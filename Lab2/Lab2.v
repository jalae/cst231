==> flow/design.v <==
module BCD_7SEG
(
	input	[3:0]	BCD,
	output	[6:0]	SEG_7
);
assign SEG_7[6] = BCD[1]&&!BCD[3] || BCD[0]&&BCD[2]&&!BCD[3] || !BCD[0]&&!BCD[2]&&!BCD[3] || !BCD[1]&&!BCD[2]&&BCD[3];
assign SEG_7[5] = !BCD[3]&&!BCD[2] || !BCD[1]&&!BCD[2] || !BCD[3]&&!BCD[1]&&!BCD[0] || !BCD[3]&&BCD[1]&&BCD[0];
assign SEG_7[4] = !BCD[3]&&BCD[2] || !BCD[2]&&!BCD[1] || BCD[0]&&!BCD[3];
assign SEG_7[3] = BCD[3]&&!BCD[2]&&!BCD[1] || !BCD[2]&&!BCD[1]&&!BCD[0] || BCD[1]&&!BCD[2]&&!BCD[3] || !BCD[3]&&BCD[1]&&!BCD[0] || !BCD[3]&&BCD[2]&&!BCD[1]&&BCD[0];
assign SEG_7[2] = !BCD[3]&&BCD[1]&&!BCD[0] || !BCD[2]&&!BCD[1]&&!BCD[0];
assign SEG_7[1] = !BCD[1]&&BCD[3]&&!BCD[2] || !BCD[1]&&BCD[2]&&!BCD[3] || !BCD[3]&&!BCD[1]&&!BCD[0] || !BCD[0]&&BCD[2]&&!BCD[3];
assign SEG_7[0] = !BCD[1]&&!BCD[2]&&BCD[3] || !BCD[1]&&BCD[2]&&!BCD[3] || BCD[1]&&!BCD[3]&&!BCD[2] || !BCD[3]&&BCD[1]&&!BCD[0];
endmodule
module DATA_LATCH
(
	input					CLK,
	input					ENA_N,
	input			[11:0]	INPUT,
	output reg		[11:0]	OUTPUT
);
always@(posedge CLK)
	if(~ENA_N)
		OUTPUT = INPUT;
	else
		OUTPUT = OUTPUT;
endmodule
module MUX4_1x4
	(
		input		[1:0]	SEL,
		input		[3:0]	InputA,
							InputB,
							InputC,
							InputD,
		output	reg	[3:0]	OUTPUT
	);
always@(*)
	case(SEL)
		2'd0: OUTPUT = InputA;
		2'd1: OUTPUT = InputB;
		2'd2: OUTPUT = InputC;
		2'd3: OUTPUT = InputD;
	endcase
endmodule
module PRIORITY_N_COUNTER
(
	input				CLK,
	output	reg	[1:0]	COUNT,
	output	reg	[3:0]	OUTPUT
);
always@(posedge CLK)
	COUNT = (COUNT + 1'b1);
always@(COUNT)
	case(COUNT)
		2'b00: OUTPUT = 4'b1000;
		2'b01: OUTPUT = 4'b0100;
		2'b10: OUTPUT = 4'b0010;
		2'b11: OUTPUT = 4'b0001;
	endcase
endmodule 
module Lab2
(
(* chip_pin = "43" *)					input			CLK,
(* chip_pin = "6,5,4" *)				input	[2:0]	A,
(* chip_pin = "12,11,9" *)				input	[2:0]	B,
(* chip_pin = "16" *)					input			clear,
(* chip_pin = "33,31,29,28,27,26,25" *)	output	[6:0]	seg, 
(* chip_pin = "24,21,20" *)				output	[2:0]	COM
);
wire [7:0] c;
wire [3:0] ones, tens, hundreds;
Shift_and_add_Multiplier u1(A, B, clear, c);
binary_to_BCD u2(c, ones, tens, hundreds);
Multiplexed_Display u3(CLK, ones, tens, hundreds, seg, COM);
endmodule
module Multiplexed_Display
(
input			CLK,
input	[3:0]	A,
input	[3:0]	B,
input	[3:0]	C,
output	[6:0]	SEG,  
output	[2:0]	COM
);
	wire [1:0] Count;
	wire LatchControl;
	wire [2:0] com_n;
	wire [3:0] L_A, L_B, L_C, Muxd, test;
assign COM = ~com_n;
	PRIORITY_N_COUNTER pc(CLK, Count, {LatchControl, com_n});
	DATA_LATCH l(CLK, LatchControl, {A,B,C}, {L_A, L_B, L_C});
	MUX4_1x4 m(Count, 4'h7, L_A, L_B, L_C, Muxd);
	BCD_7SEG bc(Muxd, SEG);
endmodule
module Shift_and_add_Multiplier
(
input	[2:0]	A,
				B,
input			clear,
output	[7:0]	C
);
reg	[7:0] temp;
assign C = temp;
always@(A or B or clear)
begin
if(clear)
begin
	case(A[0])
		1'b0:temp = 0;
		1'b1:temp = B;
	endcase
	case(A[1])
		1'b0:temp = temp;
		1'b1:temp = temp+(B<<1);
	endcase
	case(A[2])
		1'b0:temp = temp;
		1'b1:temp = temp+(B<<2);
	endcase
end
else
	temp = 0;
end
endmodule
module binary_to_BCD(A,ONES,TENS,HUNDREDS);
	input [7:0] A;
	output [3:0] ONES, TENS;
	output [1:0] HUNDREDS;
	wire [3:0] c1,c2,c3,c4,c5,c6,c7;
	wire [3:0] d1,d2,d3,d4,d5,d6,d7;
	assign d1 = {1'b0,A[7:5]};
	assign d2 = {c1[2:0],A[4]};
	assign d3 = {c2[2:0],A[3]};
	assign d4 = {c3[2:0],A[2]};
	assign d5 = {c4[2:0],A[1]};
	assign d6 = {1'b0,c1[3],c2[3],c3[3]};
	assign d7 = {c6[2:0],c4[3]};
	add3 m1(d1,c1);
	add3 m2(d2,c2);
	add3 m3(d3,c3);
	add3 m4(d4,c4);
	add3 m5(d5,c5);
	add3 m6(d6,c6);
	add3 m7(d7,c7);
	assign ONES = {c5[2:0],A[0]};
	assign TENS = {c7[2:0],c5[3]};
	assign HUNDREDS = {c6[3],c7[3]};
endmodule
module add3(in,out);
	input [3:0] in;
	output [3:0] out;
	reg [3:0] out;
	always @ (in)
		case (in)
			4'b0000	: out <= 4'b0000;
			4'b0001	: out <= 4'b0001;
			4'b0010	: out <= 4'b0010;
			4'b0011	: out <= 4'b0011;
			4'b0100	: out <= 4'b0100;
			4'b0101	: out <= 4'b1000;
			4'b0110	: out <= 4'b1001;
			4'b0111	: out <= 4'b1010;
			4'b1000	: out <= 4'b1011;
			4'b1001	: out <= 4'b1100;
			default	: out <= 4'b0000;
		endcase
	endmodule
Tool chain data of Lab2:

What the tools print for Lab2, step after step.
Lines are those of the file above, counted from 1.
Operators carry their Yosys type and port widths (W data, S select, Z words).
Library cell names are shortened.
A cell with -- has no value.

* top: Lab2
* clock port: CLK
* cell library: sky130hd
* corner: tt_025C_1v80

Word-level counts:

Source: Yosys, flattened and elaborated, memories not mapped. Widths are those after wreduce. Registers that Yosys merges into a memory's read port (data or address) are not register bits. Print and check cells do not count.
Yosys's memory passes give these memory sizes; they may raise the number of words (mostly to a power of two), join words into wider ones and drop unused or constant bits.

* output and inout bits: 10
* word width x clocked read ports: 8
* word-level cells: 82
* flip-flop bits (word level): 12
* memory cells: 7
* latch bits: 0
* memory bits (writable): 0
* ROM bits: 448
* input bits: 8

* shifts and indexed selects: 0
* bitwise operators: 4
* add/subtract/negate cells: 3
* equal/unequal tests: 3
* muxes and demuxes: 8
* div/mod/pow operators: 0
* $lt $le $gt $ge: 0
* reduce/logical cells: 54
* multipliers: 0

Memories
* (name not given): words 16, bits a word 4, rd ports 1, write ports 0, RTL line 153 `case (in)`
* (name not given): words 16, bits a word 4, rd ports 1, write ports 0, RTL line 153
* (name not given): words 16, bits a word 4, rd ports 1, write ports 0, RTL line 153
* (name not given): words 16, bits a word 4, rd ports 1, write ports 0, RTL line 153
* (name not given): words 16, bits a word 4, rd ports 1, write ports 0, RTL line 153
* (name not given): words 16, bits a word 4, rd ports 1, write ports 0, RTL line 153

Further memories, not shown: 1.

Operators by type and width (count)
* $pmux W8 S2: 3
* $pmux W4 S4: 2
* $logic_and A1 B1 Y1: 28
* $mux W8: 3
* $logic_or A1 B1 Y1: 19
* $add A8 B4 Y8: 1
* $add A8 B5 Y8: 1
* $logic_not A1 Y1: 6
* $eq A2 B2 Y1 const B: 2
* $not A1 Y1: 3
* $not A3 Y3: 1
* $add A2 B1 Y2 const B: 1
* $eq A2 B1 Y1 const B: 1
* $logic_not A2 Y1: 1

Depth:

Longest topological path by Yosys (ltp), each cell counted once; first at word level (registers and memories cut), then after technology mapping (sequential cells cut; the memories' decode and read muxes count).

* word-level depth: 9
* ABC_AREA: 0
* gate-level depth with buffers: 15

Netlist:

Source: synth_stat.txt of the flow (Yosys; design flattened, memories mapped). It holds for the ABC_AREA given above (unset counts as 0); a run with the other value may have another netlist.
The area totals of this step are shown rounded.

Cell types
* edfxtp_1: count 7, total area 210.202 um^2
* ha_1: count 9, total area 112.608 um^2
* inv_1: count 13, total area 48.797 um^2
* nand2_1: count 11, total area 41.29 um^2
* dfxtp_1: count 2, total area 40.038 um^2
* fa_1: count 2, total area 40.038 um^2
* a21oi_1: count 7, total area 35.034 um^2
* o21ai_0: count 7, total area 35.034 um^2
* xnor2_1: count 4, total area 35.034 um^2
* a221o_1: count 3, total area 30.029 um^2
* mux2i_1: count 3, total area 30.029 um^2
* nor2_1: count 8, total area 30.029 um^2
* o211ai_1: count 3, total area 22.522 um^2
* nand3_1: count 4, total area 20.019 um^2
* o21ai_1: count 4, total area 20.019 um^2
* o32a_1: count 2, total area 20.019 um^2
* and3_1: count 3, total area 18.768 um^2
* a211o_1: count 2, total area 17.517 um^2

Not listed: further types 28, cells in them 35.

* buffers: 3
* flip-flop cells: 9
* chip area (Yosys): 1060 um^2
* sequential part of the area: 250 um^2
* cell count: 129

By module: a second synthesis without flattening, with its own total; a netlist apart from the flattened one above.

* cells (unflattened synthesis): 188
* area (unflattened synthesis): 1750 um^2

Rows give one instance, submodules left out.

By module
* add3: area 97.6 um^2, seq. area 0.0 um^2, times used 7, cells 13
* DATA_LATCH: area 364 um^2, seq. area 360 um^2, times used 1, cells 13
* Shift_and_add_Multiplier: area 305 um^2, seq. area 0.0 um^2, times used 1, cells 41
* BCD_7SEG: area 156 um^2, seq. area 0.0 um^2, times used 1, cells 23
* MUX4_1x4: area 105 um^2, seq. area 0.0 um^2, times used 1, cells 4
* PRIORITY_N_COUNTER: area 97.6 um^2, seq. area 40.0 um^2, times used 1, cells 8
* Multiplexed_Display: area 18.8 um^2, seq. area 0.0 um^2, times used 1, cells 5
* binary_to_BCD: area 11.3 um^2, seq. area 0.0 um^2, times used 1, cells 2
* Lab2: area 3.8 um^2, seq. area 0.0 um^2, times used 1, cells 1

Timing after synthesis:

OpenSTA on the mapped netlist: ideal clock, no wires. The path of least setup slack (recovery checks aside). Input and output delay are each 20% of the period. Register names are those of the netlist, which keeps one name where synthesis merged equal registers.

* path kind: input to register
* from: input A[0]
* to: register u3.l.OUTPUT[9]
* input delay: 0.950 ns
* required time: 4.491 ns
* path slack: 0.902 ns
* buffers on the path: 0
* path delay: 2.898 ns
* arrival: 3.589 ns
* period: 4.75 ns
* library setup time: 0.259 ns
* stages on the path: 15
* synthesis period reached: 3.848 ns

"path delay" is the arrival time less input delay plus setup time.
"stages on the path": output pins that drive a net of the path, with the launching flip-flop's if there is one; two outputs of one cell count as two.
"synthesis period reached" is the clock period less the worst setup slack; recovery checks do not enter. This is arithmetic on one report: input and output delays are still those of the set period (20% each).
Between the ends stands the longest chain of elaborated cells between them, by number of cells; it is not shown to be the way that was timed. Of several equally long chains one is given.
Each line given opens the expression or statement behind the cell; cells for indexed reads and writes are added by Yosys, which also makes memories of some case tables.
A memory read counts as a cell of the chain, while the word-level depth stops at memories.

* cell sequence: nand2_1 inv_1 ha_1 inv_1 fa_1 nor2b_1 or2_2 ha_1 inv_1 fa_1 nor2b_1 a31oi_2 nor2_2 mux2i_1 a211o_1
* cells in the longest elaborated chain: 13
* elaborated cells on any way between the ends: 13
* RTL lines with such cells: 7
* classes of those cells: add/sub: 2; mux: 6; logic: 1; memory: 4

Ends and longest elaborated chain, after synthesis
* start: declaration: RTL line 63 `(* chip_pin = "6,5,4" *) input [2:0] A,`
* $not A1 Y1: RTL line 107 `case(A[0])`
* $pmux W8 S2: RTL line 107
* $mux W8: RTL line 105 `if(clear)`
* $add A8 B4 Y8: RTL line 113 `1'b1:temp = temp+(B<<1);`
* $pmux W8 S2: RTL line 111 `case(A[1])`
* $mux W8: RTL line 105
* $add A8 B5 Y8: RTL line 117 `1'b1:temp = temp+(B<<2);`
* $pmux W8 S2: RTL line 115 `case(A[2])`
* $mux W8: RTL line 105
* $mem_v2 Z16 W4 x4: RTL line 153 `case (in)`
* end: declaration: RTL line 19 `output reg [11:0] OUTPUT`

Timing after layout:

Path of least setup slack in the final report of run 1 (OpenROAD, finished layout, wires in). Where an end is a register, its clock arrival counts in the times.

* path kind: input to register
* from: input B[1]
* to: register u3.l.OUTPUT[9]
* input delay: 0.99 ns
* library setup time: 0.25 ns
* period: 4.97 ns
* arrival: 4.47 ns
* stages on the path: 16
* path slack: 0.50 ns
* required time: 4.97 ns
* buffers on the path: 1

Between the ends stands the longest chain of elaborated cells between them, by number of cells; it is not shown to be the way that was timed. Of several equally long chains one is given.
A memory read counts as a cell of the chain, while the word-level depth stops at memories.

* cell sequence: clkdlybuf4s50_1 nand2_1 inv_1 ha_1 inv_1 fa_1 nor2b_1 or2_2 ha_1 inv_1 fa_1 nor2b_1 a31oi_2 nor2_2 mux2i_1 a211o_1
* cells in the longest elaborated chain: 12
* elaborated cells on any way between the ends: 12
* RTL lines with such cells: 7
* classes of those cells: add/sub: 2; mux: 6; memory: 4

Ends and longest elaborated chain, after layout
* start: declaration: RTL line 64 `(* chip_pin = "12,11,9" *) input [2:0] B,`
* $pmux W8 S2: RTL line 107 `case(A[0])`
* $mux W8: RTL line 105 `if(clear)`
* $add A8 B4 Y8: RTL line 113 `1'b1:temp = temp+(B<<1);`
* $pmux W8 S2: RTL line 111 `case(A[1])`
* $mux W8: RTL line 105
* $add A8 B5 Y8: RTL line 117 `1'b1:temp = temp+(B<<2);`
* $pmux W8 S2: RTL line 115 `case(A[2])`
* $mux W8: RTL line 105
* $mem_v2 Z16 W4 x4: RTL line 153 `case (in)`
* end: declaration: RTL line 19 `output reg [11:0] OUTPUT`

Memo
Re: implementation data of Lab2

Flow measurements of Lab2 on sky130hd: 2 stored runs with different settings, listed in no order. Input and output delays are each 20% of the period that was set; the output load is 0.01 pF.
By "period achieved" is meant the clock period of the run minus its worst setup slack. This is arithmetic on one report: input and output delays are still those of the set period (20% each).
By "critical path time" is meant the share of the clock period that the worst setup path is allowed (20% is reserved at inputs, 20% at outputs), minus its slack. Clock arrival times at its registers enter into it.
By "total power after layout" is meant OpenSTA's value without simulated activity: inputs other than the clock are taken to toggle once in ten clock periods, and the tool carries that through the logic.
Measured values are rounded.

### Run 1

==> flow/run.sh <==
#!/bin/bash
# the make line also repeats the synthesis and layout settings of config.mk as NAME=value (left out here)
make -C /OpenROAD-flow-scripts/flow DESIGN_CONFIG=/design/flow/config.mk WORK_HOME=/design/flow/orfs CLKGATE_MAP_FILE= finish
==> flow/config.mk <==
export PLATFORM = sky130hd
export DESIGN_NAME = Lab2
export DESIGN_NICKNAME = Lab2
export VERILOG_FILES = /design/flow/design.v
export SDC_FILE = /design/flow/constraint.sdc
export NUM_CORES = 4
export LEC_CHECK = 0
export CAP_MARGIN = 20
export CORE_MARGIN = 2
export CORE_UTILIZATION = 40
export SLEW_MARGIN = 20
==> flow/constraint.sdc <==
create_clock -name core_clock -period 4.97 [get_ports {CLK}]
set_input_delay 0.9940 -clock core_clock [delete_from_list [all_inputs] [get_ports {CLK}]]
set_output_delay 0.9940 -clock core_clock [all_outputs]
set_load 0.01 [all_outputs]

Results of run 1:
- Setup slack of the worst path: 0.503 ns
- Total power after layout: 206 uW
- Die size: 3090 um^2
- Synthesis area: 1060 um^2
- Smallest hold slack: 0.464 ns
- Period achieved: 4.467 ns
- Critical path time: 3.47 ns
- Type of the worst setup path: input to register
- Utilization: 51.5 %

### Run 2

==> flow/run.sh <==
#!/bin/bash
# the make line also repeats the synthesis and layout settings of config.mk as NAME=value (left out here)
make -C /OpenROAD-flow-scripts/flow DESIGN_CONFIG=/design/flow/config.mk WORK_HOME=/design/flow/orfs CLKGATE_MAP_FILE= finish
==> flow/config.mk <==
export PLATFORM = sky130hd
export DESIGN_NAME = Lab2
export DESIGN_NICKNAME = Lab2
export VERILOG_FILES = /design/flow/design.v
export SDC_FILE = /design/flow/constraint.sdc
export NUM_CORES = 4
export LEC_CHECK = 0
export CAP_MARGIN = 20
export CELL_PAD_IN_SITES_DETAIL_PLACEMENT = 1
export CELL_PAD_IN_SITES_GLOBAL_PLACEMENT = 3
export CORE_MARGIN = 8
export CORE_UTILIZATION = 65
export CTS_CLUSTER_DIAMETER = 141
export CTS_CLUSTER_SIZE = 85
export GPL_ROUTABILITY_DRIVEN = 1
export GPL_TIMING_DRIVEN = 1
export MIN_ROUTING_LAYER = met1
export PLACE_DENSITY_LB_ADDON = 0.03
export SLEW_MARGIN = 35
==> flow/constraint.sdc <==
create_clock -name core_clock -period 4.46 [get_ports {CLK}]
set_input_delay 0.8920 -clock core_clock [delete_from_list [all_inputs] [get_ports {CLK}]]
set_output_delay 0.8920 -clock core_clock [all_outputs]
set_load 0.01 [all_outputs]

Outcome of run 2: not finished: placement ended with error FLW-0024
