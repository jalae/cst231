==> flow/design.v <==
module E_ButtonLatch(
input				clk,
input				clr,
input		[3:0]	a,
input		[3:0]	b,
input		[3:0]	curFlr,
output	reg	[3:0]	c
);
always@ (negedge clk)
begin
	if(clr)
		c = (c|a|b) & ~curFlr;
	else
		c = (c|a|b);
end
endmodule
module E_DoShift(
input				clk,
input				dir,
input				en,
output	reg	[3:0]	curFlr
);
always@(negedge clk)
begin
	if(curFlr)
	case({en, dir})
		2'b00:curFlr = curFlr;
		2'b01:curFlr = curFlr;
		2'b10:curFlr = curFlr >> 1;
		2'b11:curFlr = curFlr << 1;
		default:curFlr = curFlr;
	endcase
	else
		curFlr = 4'b0001;
end
endmodule
module E_DoorAnim(
input				clk,
input				dO,
input				dC,
output	reg [3:0]	Door
);
reg	[2:0]	cnt = 0;
always@ (posedge clk)
begin
	if(dO)
		if(|Door)
			cnt = cnt - 3'd1;
		else
			cnt = cnt;
	else if(dC)
		if(~&Door)
			cnt = cnt + 3'd1;
		else
			cnt = cnt;
end
always@ (cnt)
begin
	case(cnt)
		0: Door = 4'b0000;
		1: Door = 4'b1000;
		2: Door = 4'b1100;
		3: Door = 4'b1110;
		4: Door = 4'b1111;
		default:Door = 4'b0000;
	endcase
end
endmodule
module E_GetDirection(
input			clk,
input	[3:0]	bts,
input	[3:0]	curFlr,
output			dir
);
reg 		fdir;
reg [3:0]	pbts;
assign dir = fdir;
always@ (posedge clk)
	fdir = (pbts>curFlr);
always@ (*)
begin
	if(dir)
		casex(bts)
			4'b1XXX:pbts = 4'b1000;
			4'b01XX:pbts = 4'b0100;
			4'b001X:pbts = 4'b0010;
			4'b0001:pbts = 4'b0001;
			default:pbts = curFlr;
		endcase
	else
		casex(bts)
			4'bXXX1:pbts = 4'b0001;
			4'bXX10:pbts = 4'b0010;
			4'bX100:pbts = 4'b0100;
			4'b1000:pbts = 4'b1000;
			default:pbts = curFlr;
		endcase
end
endmodule
module E_SegEnc(
input		[3:0]	curFlr,
output		[2:0]	COM,
output	reg	[6:0]	SEG
);
assign COM = 3'b101;
always@ (curFlr)
	case(curFlr)
	4'b0001:SEG = 7'b0110000;
	4'b0010:SEG = 7'b1101101;
	4'b0100:SEG = 7'b1111001;
	4'b1000:SEG = 7'b0110011;
	default:SEG = 7'd0;
	endcase
endmodule
module E_StateMachine(
input			clk,
input	[3:0]	bts,
input	[3:0]	curFlr,
output			mEn,
output			DoorOpen,
output			DoorClose,
output			clearFlr,
output			ShiftFlr
);
reg	[2:0]	state;
reg	[3:0]	counter;
parameter	s_Move = 4'd3,
			s_Arrived = 4'd4,
			s_DoorOpen = 4'd0,
			s_Idle = 4'd1,
			s_DoorClose = 4'd2;
assign DoorOpen = (state == s_DoorOpen);
assign DoorClose = (state == s_DoorClose);
assign ShiftFlr = (state == s_Arrived); 
assign clearFlr = (state == s_Idle);
assign mEn = (state == s_Arrived) || (state == s_Move);
always@ (posedge clk)
begin
	case(state)
		s_DoorOpen:
		begin
			if(counter < 4'd4)
			begin
				counter = counter + 4'd1;
				state = state;
			end
			else
			begin
				counter = 4'd0;
				state = s_Idle;
			end
		end
		s_Idle:
		begin
			if(bts & ~curFlr)
				state = s_DoorClose;
			else
				state = state;
		end
		s_DoorClose:
		begin
			if(counter < 4'd4)
			begin
				state = state;
				counter = counter + 4'd1;
			end
			else
			begin
				state = s_Move;
				counter = 4'd0;
			end
		end
		s_Move:
		begin
			if(counter < 1)
			begin
				counter = counter + 4'd1;
				state = state;
			end
			else
			begin
				counter = 4'd0;
				state = s_Arrived;
			end
		end
		s_Arrived:
		begin
			if(bts&curFlr)
				state = s_DoorOpen;
			else
				state = s_Move;
		end
		default:
		begin
			state = s_Idle;
			counter = 4'd0;
		end
	endcase
end
endmodule
module Elevator(
(* chip_pin = "43" *)					input			clk,
(* chip_pin = "8,6,5,4" *)				input	[3:0]	btsA,
(* chip_pin = "14,12,11,9" *)			input	[3:0]	btsB,
(* chip_pin = "16,17,18,19" *)			output	[3:0]	Door,
(* chip_pin = "25,26,27,28,29,31,33" *)	output	[6:0]	SEG,
(* chip_pin = "20,21,24" *)				output	[2:0]	COM,
(* chip_pin = "37" *)					output	reg		m_up,
(* chip_pin = "39" *)					output	reg		m_dn
);
wire [3:0]	curFlr,
			bts;
wire	clearFlr,
		motorEna,
		doorOpen,
		doorClose,
		shiftFlr,
		dir;
E_ButtonLatch BL(clk, clearFlr, btsA, btsB, curFlr, bts);
E_StateMachine SM(clk, bts, curFlr, motorEna, doorOpen, doorClose, clearFlr, shiftFlr);
E_DoShift DS(clk, dir, shiftFlr, curFlr);
E_DoorAnim DA(clk, doorOpen, doorClose, Door);
E_GetDirection GD(clk, bts, curFlr, dir);
always@(posedge clk)
begin
	m_up = dir && motorEna;
	m_dn = (~dir) && motorEna;
end
E_SegEnc SE(curFlr, COM, SEG);
endmodule
# == Reports on Elevator ==
# What the tools print for Elevator, step after step.
# Lines are those of the file above, counted from 1.
# Operators carry their Yosys type and port widths (W data, S select, Z words).
# Library cell names are shortened.
# Not given: n/a
# setup
top,Elevator
clock,clk
lib,sky130hd
corner,tt_025C_1v80

# == Word-level counts ==
# Yosys after proc, flatten, opt, wreduce and memory -nomap, before mapping. Memory bits, and registers merged into a memory's read port (data or address), are not among the register bits. Print and check cells are not counted.
# bits
reg_bits,21
out_inout_bits,16
# classes
addsub,3
compare,3
eq_ne,27
mux,20
n_logic,7
reduce_logical,16
# op_table
operator,n
$pmux W4 S4,3
$pmux W7 S4,1
$mux W3,8
$mux W4,4
$pmux W3 S5,1
$eq A3 B2 Y1 const B,4
$and A4 B4 Y4,3
$reduce_bool A4 Y1,3
$pmux W4 S3,1
$ne A2 B2 Y1 const B,5
$eq A3 B1 Y1 const B,3
$eq A3 B3 Y1 const B,3
$eq A4 B1 Y1 const B,2
$eq A4 B4 Y1 const B,2
$or A4 B4 Y4,2
$reduce_and A4 Y1,2
$pmux W4 S2,1
$eq A2 B2 Y1 const B,3
$reduce_or A2 Y1,3
$eq A2 B1 Y1 const B,2
$add A4 B1 Y4 const B,1
$lt A4 B1 Y1 const B,1
$eq A4 B2 Y1 const B,1
$lt A4 B3 Y1 const B,1
$eq A4 B3 Y1 const B,1
$gt A4 B4 Y1,1
$not A4 Y4,1
$reduce_or A4 Y1,1
# Other operator kinds: 11; their cells: 12.

# == Logic depth ==
# Longest topological path by Yosys (ltp), each cell counted once; first at word level (registers and memories cut), then after technology mapping (sequential cells cut; the memories' decode and read muxes count).
# depth
word_depth,6
abc_area,0
mapped_depth,8

# == Synthesis result ==
# Yosys stat after the flow's synthesis: flattened, memories mapped to cells. It holds for the ABC_AREA given above (unset counts as 0); a run with the other value may have another netlist.
# Totals and module areas in this step are rounded.
# mapped
mapped_cells,145
mapped_area_um2,1320
seq_area_um2,520.5
ffs,21
# types
cell,n
edfxtp_1,10
dfxtp_1,11
ha_1,12
inv_1,13
o21ai_0,9
a21oi_1,8
a22oi_1,4
buf_4,4
nor2_1,8
nor3_1,6
nand2_1,7
xnor2_1,3
and2_1,4
nor4_1,4
clkbuf_1,6
mux2i_1,2
o41ai_1,2
xor2_1,2
# Other cell types: 23; their cells: 30.
# By module: a second synthesis without flattening, with its own total; a netlist apart from the flattened one above.
# unflattened
hier_cells,150
hier_area_um2,1421
# Rows give one instance, submodules left out.
# by_module
mod,instances,n_cells,area_um2
E_StateMachine,1,41,437.9
E_DoorAnim,1,25,265.3
E_GetDirection,1,26,212.7
E_DoShift,1,19,162.7
E_SegEnc,1,22,162.7
E_ButtonLatch,1,13,123.9
Elevator,1,4,56.3

==> results <==
2 stored runs of Elevator in the flow (synthesis by Yosys, layout by OpenROAD, sky130hd cells), in arbitrary order. Constraints: input delay and output delay 20% of the set period each, output load 0.01 pF.
"final_power_uw": no workload was simulated; the value follows from the tool's default switching activity.
The measured numbers are rounded.

Run A, flow files:
==> flow/run.sh <==
#!/bin/bash
# the make line also repeats the synthesis and layout settings of config.mk as NAME=value (left out here)
make -C /OpenROAD-flow-scripts/flow DESIGN_CONFIG=/design/flow/config.mk WORK_HOME=/design/flow/orfs CLKGATE_MAP_FILE= finish
==> flow/config.mk <==
export PLATFORM = sky130hd
export DESIGN_NAME = Elevator
export DESIGN_NICKNAME = Elevator
export VERILOG_FILES = /design/flow/design.v
export SDC_FILE = /design/flow/constraint.sdc
export NUM_CORES = 4
export LEC_CHECK = 0
export CAP_MARGIN = 25
export CORE_MARGIN = 9
export CORE_UTILIZATION = 69
export GPL_TIMING_DRIVEN = 0
export PLACE_DENSITY_LB_ADDON = 0.29
export SETUP_SLACK_MARGIN = 0.99
export SLEW_MARGIN = 20
==> flow/constraint.sdc <==
create_clock -name core_clock -period 9.13 [get_ports {clk}]
set_input_delay 1.8260 -clock core_clock [delete_from_list [all_inputs] [get_ports {clk}]]
set_output_delay 1.8260 -clock core_clock [all_outputs]
set_load 0.01 [all_outputs]

==> results of run A, as CSV <==
result,value
design_die_area_um2,3812
total_negative_slack_ps,0
final_power_uw,652.1
final_cell_area_um2,1657
fin_ws_ps,936
yosys_chip_area_um2,1320

Run B, flow files:
==> flow/run.sh <==
#!/bin/bash
# the make line also repeats the synthesis and layout settings of config.mk as NAME=value (left out here)
make -C /OpenROAD-flow-scripts/flow DESIGN_CONFIG=/design/flow/config.mk WORK_HOME=/design/flow/orfs CLKGATE_MAP_FILE= finish
==> flow/config.mk <==
export PLATFORM = sky130hd
export DESIGN_NAME = Elevator
export DESIGN_NICKNAME = Elevator
export VERILOG_FILES = /design/flow/design.v
export SDC_FILE = /design/flow/constraint.sdc
export NUM_CORES = 4
export LEC_CHECK = 0
export CAP_MARGIN = 0
export CORE_ASPECT_RATIO = 0.71
export CORE_MARGIN = 2
export CORE_UTILIZATION = 72
export CTS_CLUSTER_DIAMETER = 226
export PLACE_DENSITY_LB_ADDON = 0.29
export SETUP_SLACK_MARGIN = 1.25
export SLEW_MARGIN = 0
==> flow/constraint.sdc <==
create_clock -name core_clock -period 5.31 [get_ports {clk}]
set_input_delay 1.0620 -clock core_clock [delete_from_list [all_inputs] [get_ports {clk}]]
set_output_delay 1.0620 -clock core_clock [all_outputs]
set_load 0.01 [all_outputs]

Run B: did not finish, clock tree synthesis stopped with DPL-0033
